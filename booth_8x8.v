==> flow/design.v <==
`timescale 1ns / 1ps
module booth_8x8(prd, busy, mc, mp, clk, start);
output [15:0] prd;
output busy;
input [7:0] mc, mp;
input clk, start;
reg [7:0] A, Q, B;
reg Q_1;
reg [3:0] count;
wire [7:0] sum, difference;
always @(posedge clk)
begin
if (start) begin
A <= 8'b0;
B <= mc;
Q <= mp;
Q_1 <= 1'b0;
count <= 4'b0;
end
else begin
case ({Q[0], Q_1})
2'b0_1 : {A, Q, Q_1} <= {sum[7], sum, Q};
2'b1_0 : {A, Q, Q_1} <= {difference[7], difference, Q};
default: {A, Q, Q_1} <= {A[7], A, Q};
endcase
count <= count + 1'b1;
end
end
alu adder (sum, A, B, 1'b0);
alu subtracter (difference, A, ~B, 1'b1);
assign prd = {A, Q};
assign busy = (count < 8);
endmodule
module alu(out, a, b, cin);
output [7:0] out;
input [7:0] a;
input [7:0] b;
input cin;
assign out = a + b + cin;
endmodule
# Step by step through the tools: booth_8x8

The steps from the RTL of booth_8x8 to its reports follow in flow order.
Lines are those of the file above, counted from 1.
Operators carry their Yosys type and port widths (W data, S select, Z words).
Library cell names are shortened.
A cell with n/a has no value.

Top module: booth_8x8
Clock port: clk
Standard-cell library: sky130hd
Timing corner: tt_025C_1v80

# Word-level counts

Source: Yosys, flattened and elaborated, memories not mapped. Widths are those after wreduce. Registers that Yosys merges into a memory's read port (data or address) are not register bits. Print and check cells do not count. Equal cells are merged and count once.

Register bits after elaboration: 29
Input port bits: 18
Output and inout port bits: 17

$add $sub $neg: 4
$lt $le $gt $ge: 1
Equality and inequality tests: 2
Multiplexer cells: 3
Bitwise logic cells: 1
Reduce/logical cells: 1

Operators by type and width:

| operator              | count |
| $pmux W8 S2           | 2 |
| $add A8 B8 Y8         | 2 |
| $add A8 B1 Y8 const B | 1 |
| $not A8 Y8            | 1 |
| $mux W8               | 1 |
| $add A4 B1 Y4 const B | 1 |
| $lt A4 B4 Y1 const B  | 1 |
| $eq A2 B1 Y1 const B  | 1 |
| $eq A2 B2 Y1 const B  | 1 |
| $reduce_bool A2 Y1    | 1 |

# Depth

Yosys ltp: most cells in a row. Word level: on the elaborated netlist, between registers, memories and ports. Mapped: between sequential cells and ports; inverters and the memories' decode and read muxes count.

Word-level depth: 5
ABC_AREA: 0
Mapped depth: 8
Mapped depth without buffers: 8

# Mapped cells and area

Source: synth_stat.txt of the flow (Yosys; design flattened, memories mapped). It holds for the ABC_AREA given above (unset counts as 0); a run with the other value may have another netlist.
Totals and module areas in this step are rounded.

Cell types:

| type      | count |
| dfxtp_1   | 21 |
| edfxtp_1  | 8 |
| ha_1      | 18 |
| inv_1     | 25 |
| mux2_2    | 7 |
| a21oi_1   | 9 |
| nor2_1    | 12 |
| xnor2_1   | 5 |
| fa_1      | 2 |
| nand2_1   | 9 |
| nand2b_1  | 5 |
| a211oi_1  | 4 |
| o211ai_1  | 4 |
| a2111oi_0 | 3 |
| o21ai_0   | 5 |
| o2111a_1  | 2 |
| mux2i_1   | 2 |
| o311a_1   | 2 |

Not listed: further types 24, cells in them 36.

Cells in the netlist: 179
Synthesis area: 1730 sq um
Flip-flop cells: 29
Buffers: 7

The figures by module come from a second, unflattened synthesis with its own total; it is not the netlist above.

Cell total of the unflattened synthesis: 179
Area total of the unflattened synthesis: 1770 sq um

Each row is one instance without its submodules.

Modules:

| module    | instances | cells | area (sq um) | sequential area (sq um) |
| booth_8x8 | 1         | 93    | 1080         | 661 |
| alu       | 2         | 43    | 345          | 0.0 |

# Path before layout

OpenSTA on the mapped netlist: ideal clock, no wires. The path of least setup slack (recovery checks aside). Input and output delay are each 20% of the period. Register names are those of the netlist, which keeps one name where synthesis merged equal registers.

Path kind: register to register
From: register A[0]
To: register A[5]
Clock period: 2.15 ns
Setup time: 0.122 ns
Time at the first pin: 0.000 ns
Arrival: 1.880 ns
Setup slack: 0.149 ns
Delay of the path: 2.002 ns
Stages: 9
Period reached after synthesis: 2.001 ns

"delay of the path" is the arrival time less input delay plus setup time.
"stages" counts driving pins, that of a launching flip-flop among them; a cell with two outputs on the path counts twice.
"period reached after synthesis" is the clock period less the worst setup slack; recovery checks do not enter. This is arithmetic on one report: input and output delays are still those of the set period (20% each).
Between the ends stands the longest chain of elaborated cells between them, by number of cells; it is not shown to be the way that was timed. Of several equally long chains one is given.
Each line given opens the expression or statement behind the cell; cells for indexed reads and writes are added by Yosys, which also makes memories of some case tables.

Path through: dfxtp_1 -> inv_1 -> ha_1 -> fa_1 -> nand2b_1 -> a21o_1 -> a211oi_1 -> a21oi_1 -> o311a_1
Cells in the longest elaborated chain: 3
Elaborated cells on any way between the ends: 4

RTL lines, path after synthesis:

| element       | line | RTL |
| from (decl)   | 7    | `reg [7:0] A, Q, B;` |
| from (assign) | 14   | `A <= 8'b0;` |
| $add A8 B8 Y8 | 39   | `assign out = a + b + cin;` |
| $add A8 B1 Y8 | 39   |  |
| $pmux W8 S2   | 21   | `case ({Q[0], Q_1})` |
| to (assign)   | 14   |  |
| to (decl)     | 7    |  |

# Path in the finished layout

Path of least setup slack in the final report of stored run 1 (OpenROAD, finished layout, wires in). Where an end is a register, its clock arrival counts in the times.

Path kind: register to register
From: register B[0]
To: register A[5]
Clock period: 1.66 ns
Setup time: 0.11 ns
Time at the first pin: 0.27 ns
Arrival: 2.10 ns
Setup slack: -0.27 ns
Stages: 8

Between the ends stands the longest chain of elaborated cells between them, by number of cells; it is not shown to be the way that was timed. Of several equally long chains one is given.

Path through: edfxtp_1 -> ha_2 -> fa_2 -> nand2b_4 -> a21o_1 -> a211oi_2 -> a21oi_1 -> o311a_1
Cells in the longest elaborated chain: 4
Elaborated cells on any way between the ends: 5

RTL lines, path after layout:

| element       | line | RTL |
| from (decl)   | 7    | `reg [7:0] A, Q, B;` |
| from (assign) | 15   | `B <= mc;` |
| $not A8 Y8    | 30   | `alu subtracter (difference, A, ~B, 1'b1);` |
| $add A8 B8 Y8 | 39   | `assign out = a + b + cin;` |
| $add A8 B1 Y8 | 39   |  |
| $pmux W8 S2   | 21   | `case ({Q[0], Q_1})` |
| to (assign)   | 14   | `A <= 8'b0;` |
| to (decl)     | 7    |  |

Module booth_8x8, platform sky130hd: 2 stored runs of the flow (Yosys, OpenROAD) with differing settings, in no particular order. Input and output delays are each 20% of the period that was set; the output load is 0.01 pF.
"achieved period" means the clock period less the worst setup slack. The figure is calculated, with input and output delays left at 20% of the set period.
"time used up by the worst setup path" = time allowed to the worst setup path (clock period - input delay - output delay, where it has them) - its slack; a late launch clock adds to it, a late capture clock takes from it.
"power": no workload was simulated; the value follows from the tool's default switching activity.
The measured numbers are rounded.

## Stored run 1

==> flow/run.sh <==
#!/bin/bash
# the make line also repeats the synthesis and layout settings of config.mk as NAME=value (left out here)
make -C /OpenROAD-flow-scripts/flow DESIGN_CONFIG=/design/flow/config.mk WORK_HOME=/design/flow/orfs CLKGATE_MAP_FILE= finish
==> flow/config.mk <==
export PLATFORM = sky130hd
export DESIGN_NAME = booth_8x8
export DESIGN_NICKNAME = booth_8x8
export VERILOG_FILES = /design/flow/design.v
export SDC_FILE = /design/flow/constraint.sdc
export NUM_CORES = 4
export LEC_CHECK = 0
export ABC_AREA = 0
export CAP_MARGIN = 20
export CELL_PAD_IN_SITES_DETAIL_PLACEMENT = 1
export CORE_MARGIN = 8
export CORE_UTILIZATION = 26
export PLACE_DENSITY_LB_ADDON = 0.19
export SETUP_SLACK_MARGIN = 0.32
export SLEW_MARGIN = 20
export TNS_END_PERCENT = 30
==> flow/constraint.sdc <==
create_clock -name core_clock -period 1.66 [get_ports {clk}]
set_input_delay 0.3320 -clock core_clock [delete_from_list [all_inputs] [get_ports {clk}]]
set_output_delay 0.3320 -clock core_clock [all_outputs]
set_load 0.01 [all_outputs]

| result of stored run 1 | value |
|---|---|
| total negative slack on setup checks | -1.30 ns |
| post-route utilization | 42.6 % |
| achieved period | 1.930 ns |
| worst hold slack in the final report | 0.464 ns |
| die outline area | 9510 sq um |
| synthesis area | 1730 sq um |
| time used up by the worst setup path | 1.93 ns |
| worst setup path kind | register to register |
| setup slack of the worst path | -0.270 ns |
| standard-cell area after routing | 2720 sq um |
| power | 2.70 mW |

## Stored run 2

==> flow/run.sh <==
#!/bin/bash
# the make line also repeats the synthesis and layout settings of config.mk as NAME=value (left out here)
make -C /OpenROAD-flow-scripts/flow DESIGN_CONFIG=/design/flow/config.mk WORK_HOME=/design/flow/orfs CLKGATE_MAP_FILE= finish
==> flow/config.mk <==
export PLATFORM = sky130hd
export DESIGN_NAME = booth_8x8
export DESIGN_NICKNAME = booth_8x8
export VERILOG_FILES = /design/flow/design.v
export SDC_FILE = /design/flow/constraint.sdc
export NUM_CORES = 4
export LEC_CHECK = 0
export ABC_AREA = 1
export CAP_MARGIN = 20
export CELL_PAD_IN_SITES_DETAIL_PLACEMENT = 1
export CORE_MARGIN = 10
export CORE_UTILIZATION = 42
export CTS_CLUSTER_DIAMETER = 313
export CTS_CLUSTER_SIZE = 86
export GPL_ROUTABILITY_DRIVEN = 0
export PLACE_DENSITY_LB_ADDON = 0.19
export SETUP_SLACK_MARGIN = 0.21
export SLEW_MARGIN = 20
==> flow/constraint.sdc <==
create_clock -name core_clock -period 2.07 [get_ports {clk}]
set_input_delay 0.4140 -clock core_clock [delete_from_list [all_inputs] [get_ports {clk}]]
set_output_delay 0.4140 -clock core_clock [all_outputs]
set_load 0.01 [all_outputs]

| result of stored run 2 | value |
|---|---|
| total negative slack on setup checks | 0.000 ns |
| post-route utilization | 58.6 % |
| achieved period | 1.840 ns |
| worst hold slack in the final report | 0.452 ns |
| die outline area | 7290 sq um |
| synthesis area | 1790 sq um |
| time used up by the worst setup path | 1.84 ns |
| worst setup path kind | register to register |
| setup slack of the worst path | 0.230 ns |
| standard-cell area after routing | 2380 sq um |
| power | 2.04 mW |
